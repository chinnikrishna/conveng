==> flow/design.v <==
module hw_fifo #(
    parameter DATA          = 8,     
    parameter ADDR          = 4,     
    parameter ALMOST_FULL   = 0,     
    parameter ALMOST_EMPTY  = 0      
) (
    input   wire                clk,
    input   wire                rst,
    input   wire                wr_push,
    input   wire    [DATA-1:0]  wr_data,
    output  wire                wr_full,
    output  reg                 wr_almost_full,
    input   wire                rd_pop,
    output  wire    [DATA-1:0]  rd_data,
    output  reg                 rd_empty,
    output  reg                 rd_almost_empty
);
localparam DEPTH    = (2**ADDR);
reg [ADDR-1:0] wr_addr;
reg [ADDR-1:0] rd_addr;
always @(posedge clk) begin
    if(rst) begin
        wr_addr <= 0;
        rd_addr <= 0;
    end else begin
        if(wr_push) begin
            wr_addr <= wr_addr + 1;
        end
        if(rd_pop) begin
            rd_addr <= rd_addr + 1;
        end
    end
end
reg [DATA-1:0] mem[DEPTH-1:0];
assign rd_data = mem[rd_addr];  
always @(posedge clk) begin
    if(wr_push) begin
        mem[wr_addr] <= wr_data;
    end
end
reg [ADDR:0] cnt;  
assign wr_full = cnt[ADDR];  
always @(posedge clk) begin
    if(rst) begin
        cnt             <= 0;
        rd_empty        <= 1'b1;
        rd_almost_empty <= 1'b1;
        wr_almost_full  <= 1'b0;
    end else begin
        if(wr_push && !rd_pop) begin
            cnt             <= cnt + 1;
            rd_empty        <= 1'b0;  
            if(cnt == (      ALMOST_EMPTY  )) rd_almost_empty <= 1'b0;
            if(cnt == (DEPTH-ALMOST_FULL -1)) wr_almost_full  <= 1'b1;
        end
        if(!wr_push && rd_pop) begin
            cnt             <= cnt - 1;
            rd_empty        <= (cnt == 1);  
            if(cnt == (      ALMOST_EMPTY+1)) rd_almost_empty <= 1'b1;
            if(cnt == (DEPTH-ALMOST_FULL   )) wr_almost_full  <= 1'b0;
        end
    end
end
endmodule
module outinf # (parameter XB = 10,
				 parameter YB = 10,
				 parameter PB = 8)
	( 
	px_out_data, px_out_valid, px_out_last_x, px_out_last_y, done,
	out_inf_busy,
	clk, rst, cfg_width, cfg_height, pix_data, pix_en, px_out_ready
	);
	input clk;
	input rst;
	input [XB-1:0] cfg_width;
	input [YB-1:0] cfg_height;
	input [PB-1:0] pix_data;
	input 		   pix_en;
	input 		   px_out_ready;
	output [PB-1:0] px_out_data;
	output 			px_out_valid;
	output 			px_out_last_x;
	output 			px_out_last_y;
	output 			done;
	output 			out_inf_busy;
	wire				rd_almost_empty, rd_empty;		
	wire [PB-1:0]		rd_data, wr_data;
	wire				wr_almost_full, wr_full;			
	wire				wr_push, rd_pop;				
	hw_fifo out_fifo (
					  .wr_full			(wr_full),
					  .wr_almost_full	(wr_almost_full),
					  .rd_data			(rd_data[PB-1:0]),
					  .rd_empty			(rd_empty),
					  .rd_almost_empty	(rd_almost_empty),
					  .clk				(clk),
					  .rst				(rst),
					  .wr_push			(wr_push),
					  .wr_data			(wr_data[PB-1:0]),
					  .rd_pop			(rd_pop));
	assign px_out_data = rd_data;
	assign rd_pop = px_out_ready && ~rd_empty;
	assign px_out_valid = rd_pop;	
	assign wr_data = pix_data;
	assign wr_push = pix_en & ~wr_full;
	reg [XB-1:0] 		out_col;
	wire 				rst_out_col;
	assign rst_out_col = (out_col == cfg_width) || rst;
	always_ff @(posedge clk)
	begin
		if(rst_out_col) out_col<='0;
		else if(rd_pop) out_col<=out_col + 1'b1;
	end
	reg [XB-1:0] 		out_row;
	wire 				rst_out_row;
	assign rst_out_row = (out_row == cfg_height) || rst;
	always_ff @(posedge clk)
	begin
		if(rst_out_row) out_row<='0;
		else if(rst_out_col) out_row<=out_row + 1'b1;
	end
	assign out_inf_busy = wr_full?1'b1:1'b0;
	assign px_out_last_x = rst_out_col?1'b1:1'b0;
	assign px_out_last_y = rst_out_row?1'b1:1'b0;
	assign done = (rst_out_col && rst_out_row)?1'b1:1'b0;
endmodule  
---- Step by step through the tools: outinf ----
What the tools print for outinf, step after step.
Line numbers count from 1 in the design file above.
Operators carry their Yosys type and port widths (W data, S select, Z words).
Cell names lack the library's common part.
Not given: -
design
  top module .............................. outinf
  clock input ............................. clk
  cell library ............................ sky130hd
  timing corner ........................... tt_025C_1v80

---- Word level ----
Counts by Yosys on the flattened word-level netlist (proc, flatten, opt, wreduce; memories kept). Print and check cells are left out. Cells with the same type and inputs are merged into one.
Yosys's memory passes give these memory sizes; they may raise the number of words (mostly to a power of two), join words into wider ones and drop unused or constant bits.
storage and ports
  output and inout port bits .............. 13
  memory cells ............................ 1
  flip-flop bits (word level) ............. 34
  clocked read ports x word width ......... 8
  cells after elaboration ................. 41
  input port bits ......................... 32
  RAM bits ................................ 128
operators by class
  reductions and logical operators ........ 9
  mux-type cells .......................... 13
  add/subtract/negate cells ............... 6
  bitwise logic cells ..................... 3
  eq/ne operators ......................... 3
memories
  memory        words  bits a word  read ports  write ports  line  RTL
  out_fifo.mem  16     8            1           1            34    reg [DATA-1:0] mem[DEPTH-1:0];
operators by type and width
  operator                 count
  $add A10 B1 Y10 const B  2
  $eq A10 B10 Y1           2
  $mux W4                  3
  $mux W5                  2
  $add A4 B1 Y4 const B    2
  $mux W8                  1
  $mux W1                  7
  $add A5 B1 Y5 const B    1
  $sub A5 B1 Y5 const B    1
  $eq A5 B1 Y1 const B     1
  $logic_and A1 B1 Y1      4
  $logic_or A1 B1 Y1       2
  $not A1 Y1               2
  $logic_not A1 Y1         2
  $reduce_bool A2 Y1       1
  $and A1 B1 Y1            1

---- Depth ----
Longest topological path by Yosys (ltp), each cell counted once; first at word level (registers and memories cut), then after technology mapping (sequential cells cut; the memories' decode and read muxes count).
depth
  depth in word-level cells ............... 6
  ABC_AREA ................................ 0
  gate-level depth with buffers ........... 8

---- Synthesis result ----
Yosys stat after the flow's synthesis: flattened, memories mapped to cells. It holds for the ABC_AREA given above (unset counts as 0); a run with the other value may have another netlist.
cells by type
  cell type  count  area in all (um^2)
  edfxtp_1   128    3.84E+03
  dfxtp_1    38     760.73
  mux4_1     24     630.605
  mux4_2     16     360.346
  xnor2_1    26     227.718
  nor2_1     41     153.898
  ha_1       11     137.632
  xor2_1     14     122.618
  a21oi_1    10     50.048
  nand4_1    8      50.048
  nand2_1    13     48.797
  and4_1     4      35.034
  inv_1      9      33.782
  buf_8      2      30.029
  a311oi_1   3      26.275
  clkbuf_1   6      22.522
  o31ai_4    1      21.27
  buf_12     1      20.019
Other cell types: 28; their cells: 53.
synthesis totals
  mapped flip-flops ....................... 166
  mapped area ............................. 6932.9 um^2
  mapped cells ............................ 408
  area of sequential cells ................ 4604.4 um^2
The figures by module come from a second, unflattened synthesis with its own total; it is not the netlist above.
second synthesis, totals
  cells (unflattened synthesis) ........... 445
  area (unflattened synthesis) ............ 7061.8 um^2
Each row is one instance without its submodules.
modules
  module   instances  cells  area (um^2)
  hw_fifo  1          316    5915.7
  outinf   1          129    1146.1

---- Worst setup path after synthesis ----
Path of least setup slack by OpenSTA after synthesis, without wires, with an ideal clock, recovery checks aside; 20% of the period is set as input and as output delay. Where synthesis merged equal registers, the netlist keeps one of their names.
timing path after synthesis
  path kind ............................... input to register
  start point ............................. in px_out_ready
  end point ............................... reg out_fifo.cnt[3]
  input delay ............................. 0.540 ns
  path delay .............................. 1.688 ns
  period .................................. 2.7 ns
  data arrival time ....................... 2.100 ns
  buffers on the path ..................... 1
  library setup time ...................... 0.128 ns
  required time ........................... 2.572 ns
  driving pins on the path ................ 7
  path slack .............................. 0.473 ns
  launch time at the first pin ............ 0.540 ns
  period reached after synthesis .......... 2.227 ns
"path delay" is the arrival time less input delay plus setup time.
"driving pins on the path": output pins that drive a net of the path, with the launching flip-flop's if there is one; two outputs of one cell count as two.
"period reached after synthesis" = period - worst setup slack (recovery checks aside). The figure is calculated, with input and output delays left at 20% of the set period.
The rows between start and end are the longest chain of elaborated cells between them; the timing report does not say that the signal goes this way. Where chains are equally long, one stands for them.
Each line given opens the expression or statement behind the cell; cells for indexed reads and writes are added by Yosys, which also makes memories of some case tables.
A register here has more assigning lines than the two given.
between the ends, after synthesis
  cell sequence ........................... nor2b_1 buf_2 ha_1 or4b_2 a21oi_1 xnor2_1 nor2_1
  cells in the longest elaborated chain ... 5
ends and longest elaborated chain, after synthesis
  element              line  RTL
  start, declared      79    input px_out_ready;
  $logic_and A1 B1 Y1  102   assign rd_pop = px_out_ready && ~rd_empty;
  $logic_not A1 Y1     50    if(wr_push && !rd_pop) begin
  $logic_and A1 B1 Y1  50
  $mux W5              50
  $mux W5              56    if(!wr_push && rd_pop) begin
  end, assigned        51    cnt             <= cnt + 1;
  end, assigned        57    cnt             <= cnt - 1;
  end, declared        41    reg [ADDR:0] cnt;
Nets of the timed path that keep an RTL name, with a line that drives or declares them; the list need not be complete.
named nets, after synthesis
  net           line
  px_out_valid  102

---- Timing after layout ----
From the final timing report of job 1: the path of least setup slack in the routed layout; clock arrival at registers is part of the times.
timing path post-layout
  path kind ............................... register to output
  start point ............................. reg (no name shown)
  end point ............................... out px_out_data[0]
  period .................................. 3.59 ns
  driving pins on the path ................ 5
  external output delay ................... 0.72 ns
  path slack .............................. 0.26 ns
  data arrival time ....................... 2.61 ns
  required time ........................... 2.87 ns
  launch time at the first pin ............ 0.42 ns
  buffers on the path ..................... 2
between the ends, post-layout
  cell sequence ........................... dfxtp_2 buf_12 mux4_1 mux4_2 clkdlybuf4s50_1
ends and longest elaborated chain, post-layout
  element        line  RTL
  end, declared  80    output [PB-1:0] px_out_data;
No chain of elaborated cells between the ends is given.

Appendix: measured runs

Settings and measured results of 2 stored flow runs for module outinf (sky130hd), not sorted in any way. The constraints put input and output delay at 20% of the set period each and load the outputs with 0.01 pF.
"reached clock period" = clock period - worst setup slack. The figure is calculated, with input and output delays left at 20% of the set period.
"total power of the final layout": no workload was simulated; the value follows from the tool's default switching activity.

======== job 1 ========
==> flow/run.sh <==
#!/bin/bash
# the make line also repeats the synthesis and layout settings of config.mk as NAME=value (left out here)
make -C /OpenROAD-flow-scripts/flow DESIGN_CONFIG=/design/flow/config.mk WORK_HOME=/design/flow/orfs CLKGATE_MAP_FILE= finish
==> flow/config.mk <==
export PLATFORM = sky130hd
export DESIGN_NAME = outinf
export DESIGN_NICKNAME = outinf
export VERILOG_FILES = /design/flow/design.v
export SDC_FILE = /design/flow/constraint.sdc
export NUM_CORES = 4
export LEC_CHECK = 0
export CAP_MARGIN = 20
export CORE_MARGIN = 2
export CORE_UTILIZATION = 40
export SLEW_MARGIN = 20
==> flow/constraint.sdc <==
create_clock -name core_clock -period 3.59 [get_ports {clk}]
set_input_delay 0.7180 -clock core_clock [delete_from_list [all_inputs] [get_ports {clk}]]
set_output_delay 0.7180 -clock core_clock [all_outputs]
set_load 0.01 [all_outputs]

-------- measured, job 1 --------
  synthesized cell area ................... 6932.9 um^2
  overall die area ........................ 18400.9 um^2
  standard-cell area after layout ......... 8275.4 um^2
  utilization after routing ............... 48.3%
  worst setup slack after layout .......... 0.261 ns
  setup TNS ............................... 0.000 ns
  lowest hold slack ....................... 0.501 ns
  total power of the final layout ......... 4.088 mW
  reached clock period .................... 3.329 ns

======== job 2 ========
==> flow/run.sh <==
#!/bin/bash
# the make line also repeats the synthesis and layout settings of config.mk as NAME=value (left out here)
make -C /OpenROAD-flow-scripts/flow DESIGN_CONFIG=/design/flow/config.mk WORK_HOME=/design/flow/orfs CLKGATE_MAP_FILE= finish
==> flow/config.mk <==
export PLATFORM = sky130hd
export DESIGN_NAME = outinf
export DESIGN_NICKNAME = outinf
export VERILOG_FILES = /design/flow/design.v
export SDC_FILE = /design/flow/constraint.sdc
export NUM_CORES = 4
export LEC_CHECK = 0
export CAP_MARGIN = 20
export CELL_PAD_IN_SITES_DETAIL_PLACEMENT = 1
export CORE_ASPECT_RATIO = 0.71
export CORE_MARGIN = 4
export CORE_UTILIZATION = 40
export GPL_ROUTABILITY_DRIVEN = 0
export PLACE_DENSITY = 0.39
export SETUP_SLACK_MARGIN = 0.1
export SLEW_MARGIN = 20
export TNS_END_PERCENT = 25
==> flow/constraint.sdc <==
create_clock -name core_clock -period 3.99 [get_ports {clk}]
set_input_delay 0.7980 -clock core_clock [delete_from_list [all_inputs] [get_ports {clk}]]
set_output_delay 0.7980 -clock core_clock [all_outputs]
set_load 0.01 [all_outputs]

-------- measured, job 2 --------
  synthesized cell area ................... 6932.9 um^2
  overall die area ........................ 19533.1 um^2
  standard-cell area after layout ......... 8358.0 um^2
  utilization after routing ............... 49.3%
  worst setup slack after layout .......... 0.399 ns
  setup TNS ............................... 0.000 ns
  lowest hold slack ....................... 0.522 ns
  total power of the final layout ......... 3.913 mW
  reached clock period .................... 3.591 ns
