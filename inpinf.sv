==> flow/design.v <==
module hw_fifo #(
    parameter DATA          = 8,     
    parameter ADDR          = 4,     
    parameter ALMOST_FULL   = 0,     
    parameter ALMOST_EMPTY  = 0      
) (
    input   wire                clk,
    input   wire                rst,
    input   wire                wr_push,
    input   wire    [DATA-1:0]  wr_data,
    output  wire                wr_full,
    output  reg                 wr_almost_full,
    input   wire                rd_pop,
    output  wire    [DATA-1:0]  rd_data,
    output  reg                 rd_empty,
    output  reg                 rd_almost_empty
);
localparam DEPTH    = (2**ADDR);
reg [ADDR-1:0] wr_addr;
reg [ADDR-1:0] rd_addr;
always @(posedge clk) begin
    if(rst) begin
        wr_addr <= 0;
        rd_addr <= 0;
    end else begin
        if(wr_push) begin
            wr_addr <= wr_addr + 1;
        end
        if(rd_pop) begin
            rd_addr <= rd_addr + 1;
        end
    end
end
reg [DATA-1:0] mem[DEPTH-1:0];
assign rd_data = mem[rd_addr];  
always @(posedge clk) begin
    if(wr_push) begin
        mem[wr_addr] <= wr_data;
    end
end
reg [ADDR:0] cnt;  
assign wr_full = cnt[ADDR];  
always @(posedge clk) begin
    if(rst) begin
        cnt             <= 0;
        rd_empty        <= 1'b1;
        rd_almost_empty <= 1'b1;
        wr_almost_full  <= 1'b0;
    end else begin
        if(wr_push && !rd_pop) begin
            cnt             <= cnt + 1;
            rd_empty        <= 1'b0;  
            if(cnt == (      ALMOST_EMPTY  )) rd_almost_empty <= 1'b0;
            if(cnt == (DEPTH-ALMOST_FULL -1)) wr_almost_full  <= 1'b1;
        end
        if(!wr_push && rd_pop) begin
            cnt             <= cnt - 1;
            rd_empty        <= (cnt == 1);  
            if(cnt == (      ALMOST_EMPTY+1)) rd_almost_empty <= 1'b1;
            if(cnt == (DEPTH-ALMOST_FULL   )) wr_almost_full  <= 1'b0;
        end
    end
end
endmodule
module inpinf #(parameter XB = 10,
				parameter YB = 10,
				parameter PB = 8)
	( 
	px_in_ready, col_count, row_count, inc_mem_ptr, inf_data,
	clk, rst, cfg_width, cfg_height, px_in_data, px_in_valid, inf_rd
	);
	input clk;
	input rst;
	input [XB-1:0] cfg_width;
	input [YB-1:0] cfg_height;
	input [PB-1:0] px_in_data;
	input 		   px_in_valid;
	output 		   px_in_ready;  
	input 		   inf_rd;	     
	output [XB-1:0] col_count;	
	output [YB-1:0] row_count;
	output 			inc_mem_ptr;
	output [PB-1:0] inf_data;  
	wire 		   inq_wr, inq_rd;
	wire [PB-1:0]  inq_datain;
	wire 		   inq_full, inq_al_full;
	wire 		   inq_emty, inq_al_emty;
	wire [PB-1:0]  inq_dataout;
	hw_fifo inp_fifo (
					  .wr_full			(inq_full),
					  .wr_almost_full	(inq_al_full),
					  .rd_data			(inq_dataout),
					  .rd_empty			(inq_emty),
					  .rd_almost_empty	(inq_al_emty),
					  .clk				(clk),
					  .rst				(rst),
					  .wr_push			(inq_wr),
					  .wr_data			(inq_datain),
					  .rd_pop			(inq_rd));
	assign px_in_ready = ~inq_full && (row_count <= cfg_height);
	assign inq_wr = px_in_valid & px_in_ready;
	assign inq_datain = px_in_data;
	assign inq_rd = ~inq_emty & inf_rd;
	assign inf_data = inq_dataout;		
	reg [XB-1:0]   col_count;
	wire 		   inc_col_count;
	wire 		   rst_col_count;
	assign inc_col_count = inq_rd;  
	assign rst_col_count = (col_count == cfg_width) || rst;
	always_ff @(posedge clk)
	begin
		if(rst_col_count) col_count<='0;
		else if(inc_col_count) col_count<=col_count+1'b1;
	end
	reg [YB-1:0]   row_count;
	wire 		   inc_row_count;
	wire 		   rst_row_count;
	reg 		   rst_row_count1F;
	assign inc_mem_ptr = rst_col_count;	
	assign inc_row_count = rst_col_count;  
	assign rst_row_count = (row_count == cfg_height) || rst;
	always_ff @(posedge clk)
	begin
		if(rst_row_count) row_count<='0;
		else if(inc_row_count) row_count<=row_count+1'b1;
	end
endmodule  
* Tool chain data of inpinf *
Tool output for the design above, in the order of the flow.
Lines are those of the file above, counted from 1.
Operators: Yosys type, input widths -> output width; for muxes data width and select width s.
Cell names lack the library's common part.
A cell with -- has no value.

design
  top module = inpinf
  clock = clk
  library = sky130hd
  library corner = tt_025C_1v80

* Word-level counts *
Source: Yosys, flattened and elaborated, memories not mapped. Widths are those after wreduce. Print and check cells do not count. Equal cells are merged and count once.
Memory sizes are those after Yosys's memory passes, which may raise the word count (mostly to a power of two), join words into wider ones and drop unused or constant bits.

bit counts
  register bits after elaboration = 34
  bits in writable memories = 128
  clocked read ports x word width = 8
  memories kept = 1
  input bits = 32
  output and inout bits = 30

memory list
  name          words  bits a word  read ports  write ports  line  text
  inp_fifo.mem  16     8            1           1            34    reg [DATA-1:0] mem[DEPTH-1:0];

operators by class
  add/sub/neg operators = 6
  magnitude comparators = 1
  eq/ne operators = 3
  multiplexer cells = 9
  bitwise gates (word level) = 4
  reduce/logical cells = 8

operator list
  kind                   count
  $add 10x1->10 const B  2
  $eq 10x10->1           2
  $mux 4                 3
  $le 10x10->1           1
  $mux 5                 2
  $add 4x1->4 const B    2
  $mux 8                 1
  $add 5x1->5 const B    1
  $sub 5x1->5 const B    1
  $eq 5x1->1 const B     1
  $logic_and 1x1->1      3
  $mux 1                 3
  $and 1x1->1            2
  $logic_or 1x1->1       2
  $not 1->1              2
  $logic_not 1->1        2
  $reduce_bool 2->1      1

* Logic depth *
Yosys ltp: most cells in a row. Word level: on the elaborated netlist, between registers, memories and ports. Mapped: between sequential cells and ports; inverters and the memories' decode and read muxes count.

depth
  word-level depth = 6
  ABC_AREA = 0
  mapped depth = 13

* Netlist *
Yosys stat after the flow's synthesis: flattened, memories mapped to cells. It holds for the ABC_AREA given above (unset counts as 0); a run with the other value may have another netlist.

mapped netlist
  standard cells after synthesis = 438
  mapped area = 7277.0 µm²
  flip-flops = 166

cell types
  cell type  count  total area (µm²)
  edfxtp_1   128    3.84E+03
  dfxtp_1    38     760.73
  mux4_1     24     630.605
  mux4_2     16     360.346
  ha_1       21     262.752
  xnor2_1    18     157.651
  nor2_1     26     97.594
  and4b_1    8      80.077
  xor2_1     9      78.826
  inv_1      20     75.072
  a21oi_1    13     65.062
  and4_1     7      61.309
  nand4_1    9      56.304
  nand2_1    13     48.797
  mux2i_1    4      40.038
  and4bb_1   3      37.536
  buf_6      3      33.782
  and3_1     5      31.28

Not listed: further types 40, cells in them 73.
By module: a second synthesis without flattening, with its own total; a netlist apart from the flattened one above.

unflattened totals
  cells (unflattened synthesis) = 487
  area total of the unflattened synthesis = 7385.8 µm²

Each row is one instance without its submodules.

by module
  module   times used  cells  area (µm²)  seq. area (µm²)
  hw_fifo  1           316    5930.7      4244.1
  inpinf   1           171    1455.1      400.4

* Path before layout *
OpenSTA on the mapped netlist: ideal clock, no wires. The path of least setup slack (recovery checks aside). Input and output delay are each 20% of the period. Register names are those of the netlist, which keeps one name where synthesis merged equal registers.

timing path post-synthesis
  path type = input port to flip-flop
  from = input cfg_height[5]
  to = register inp_fifo.cnt[3]
  clock period = 3.89 ns
  library setup time = 0.128 ns
  arrival time = 3.179 ns
  setup slack = 0.584 ns
  delay of the path = 2.529 ns
  stages = 13
  period reached after synthesis = 3.306 ns

"delay of the path" = arrival - input delay + setup time.
"stages" counts driving pins, that of a launching flip-flop among them; a cell with two outputs on the path counts twice.
"period reached after synthesis" is the clock period less the worst setup slack; recovery checks do not enter. This is arithmetic on one report: input and output delays are still those of the set period (20% each).
Between the ends stands the longest chain of elaborated cells between them, by number of cells; it is not shown to be the way that was timed. Of several equally long chains one is given.
A line is the first line of the expression or statement that the cell stems from. Yosys adds cells for indexed reads and writes and turns some case tables into memories.
At most two assigning lines are given for a register; there are more.

on the way, post-synthesis
  path through = inv_1 ha_1 nand4_1 a211o_1 o211ai_2 nand2_4 buf_6 inv_1 ha_1 or4b_2 a21oi_1 xnor2_1 nor2_1
  cells in the longest elaborated chain = 6

ends and longest elaborated chain, post-synthesis
  what               line  text
  from (decl)        75    input [YB-1:0] cfg_height;
  $le 10x10->1       100   assign px_in_ready = ~inq_full && (row_count <= cfg_height);
  $logic_and 1x1->1  100
  $and 1x1->1        101   assign inq_wr = px_in_valid & px_in_ready;
  $logic_and 1x1->1  50    if(wr_push && !rd_pop) begin
  $mux 5             50
  $mux 5             56    if(!wr_push && rd_pop) begin
  to (assign)        51    cnt             <= cnt + 1;
  to (assign)        57    cnt             <= cnt - 1;
  to (decl)          41    reg [ADDR:0] cnt;

* Path in the finished layout *
Path of least setup slack in the final report of run A (OpenROAD, finished layout, wires in). Where an end is a register, its clock arrival counts in the times.

timing path after layout
  path type = input port to output port
  from = input cfg_height[3]
  to = output px_in_ready
  clock period = 4.36 ns
  output delay = 0.87 ns
  arrival time = 2.68 ns
  setup slack = 0.81 ns
  stages = 8

Between the ends stands the longest chain of elaborated cells between them, by number of cells; it is not shown to be the way that was timed. Of several equally long chains one is given.

on the way, after layout
  path through = clkdlybuf4s50_1 inv_1 ha_4 nand4_1 a211o_1 o211a_1 or2_4 buf_6
  cells in the longest elaborated chain = 2

ends and longest elaborated chain, after layout
  what               line  text
  from (decl)        75    input [YB-1:0] cfg_height;
  $le 10x10->1       100   assign px_in_ready = ~inq_full && (row_count <= cfg_height);
  $logic_and 1x1->1  100
  to (decl)          78    output px_in_ready;

Add stored flow runs of inpinf

Design inpinf on sky130hd. What follows are 2 stored runs of the flow, each under its own settings; their order means nothing. The constraints put input and output delay at 20% of the set period each and load the outputs with 0.01 pF.
"achieved clock period (ns)" = clock period - worst setup slack. The figure is calculated, with input and output delays left at 20% of the set period.
"worst setup path time (ns)": the worst setup path's part of the clock period (all of it between registers, 20% less for each end at a port) less its slack. A launch clock that arrives late makes it longer, a capture clock that arrives late makes it shorter.
By "finish__power__total" is meant OpenSTA's value without simulated activity: inputs other than the clock are taken to toggle once in ten clock periods, and the tool carries that through the logic.

settings of run A
{
  "period_ns": 4.36,
  "CORE_UTILIZATION": 52,
  "SETUP_SLACK_MARGIN": 0.79,
  "PLACE_DENSITY_LB_ADDON": 0.16,
  "CORE_MARGIN": 7,
  "CELL_PAD_IN_SITES_DETAIL_PLACEMENT": 1,
  "CTS_CLUSTER_SIZE": 22,
  "CTS_CLUSTER_DIAMETER": 364,
  "MIN_ROUTING_LAYER": "met2",
  "MAX_ROUTING_LAYER": "met5",
  "CAP_MARGIN": 20,
  "SLEW_MARGIN": 20
}
report of run A
yosys chip area after synthesis (um^2): 7277.0
finish__design__die__area: 17502.0
finish__design__instance__area__stdcell: 8898.5
finish__design__instance__utilization: 0.6461
finish__timing__setup__ws: 0.808
finish__timing__setup__tns: 0.000
finish__timing__hold__ws: 0.506
finish__power__total: 3.684e-03
achieved clock period (ns): 3.552
worst setup path time (ns): 1.81
worst setup path kind: input port to output port

settings of run B
{
  "period_ns": 3.49,
  "CORE_UTILIZATION": 51,
  "SETUP_SLACK_MARGIN": -0.0,
  "PLACE_DENSITY": 0.44,
  "CORE_ASPECT_RATIO": 1.89,
  "CELL_PAD_IN_SITES_GLOBAL_PLACEMENT": 3,
  "CELL_PAD_IN_SITES_DETAIL_PLACEMENT": 2,
  "GPL_ROUTABILITY_DRIVEN": 1,
  "CTS_CLUSTER_DIAMETER": 231,
  "CAP_MARGIN": 20,
  "CORE_MARGIN": 2,
  "SLEW_MARGIN": 20
}
report of run B: did not finish, cts, DPL-0033
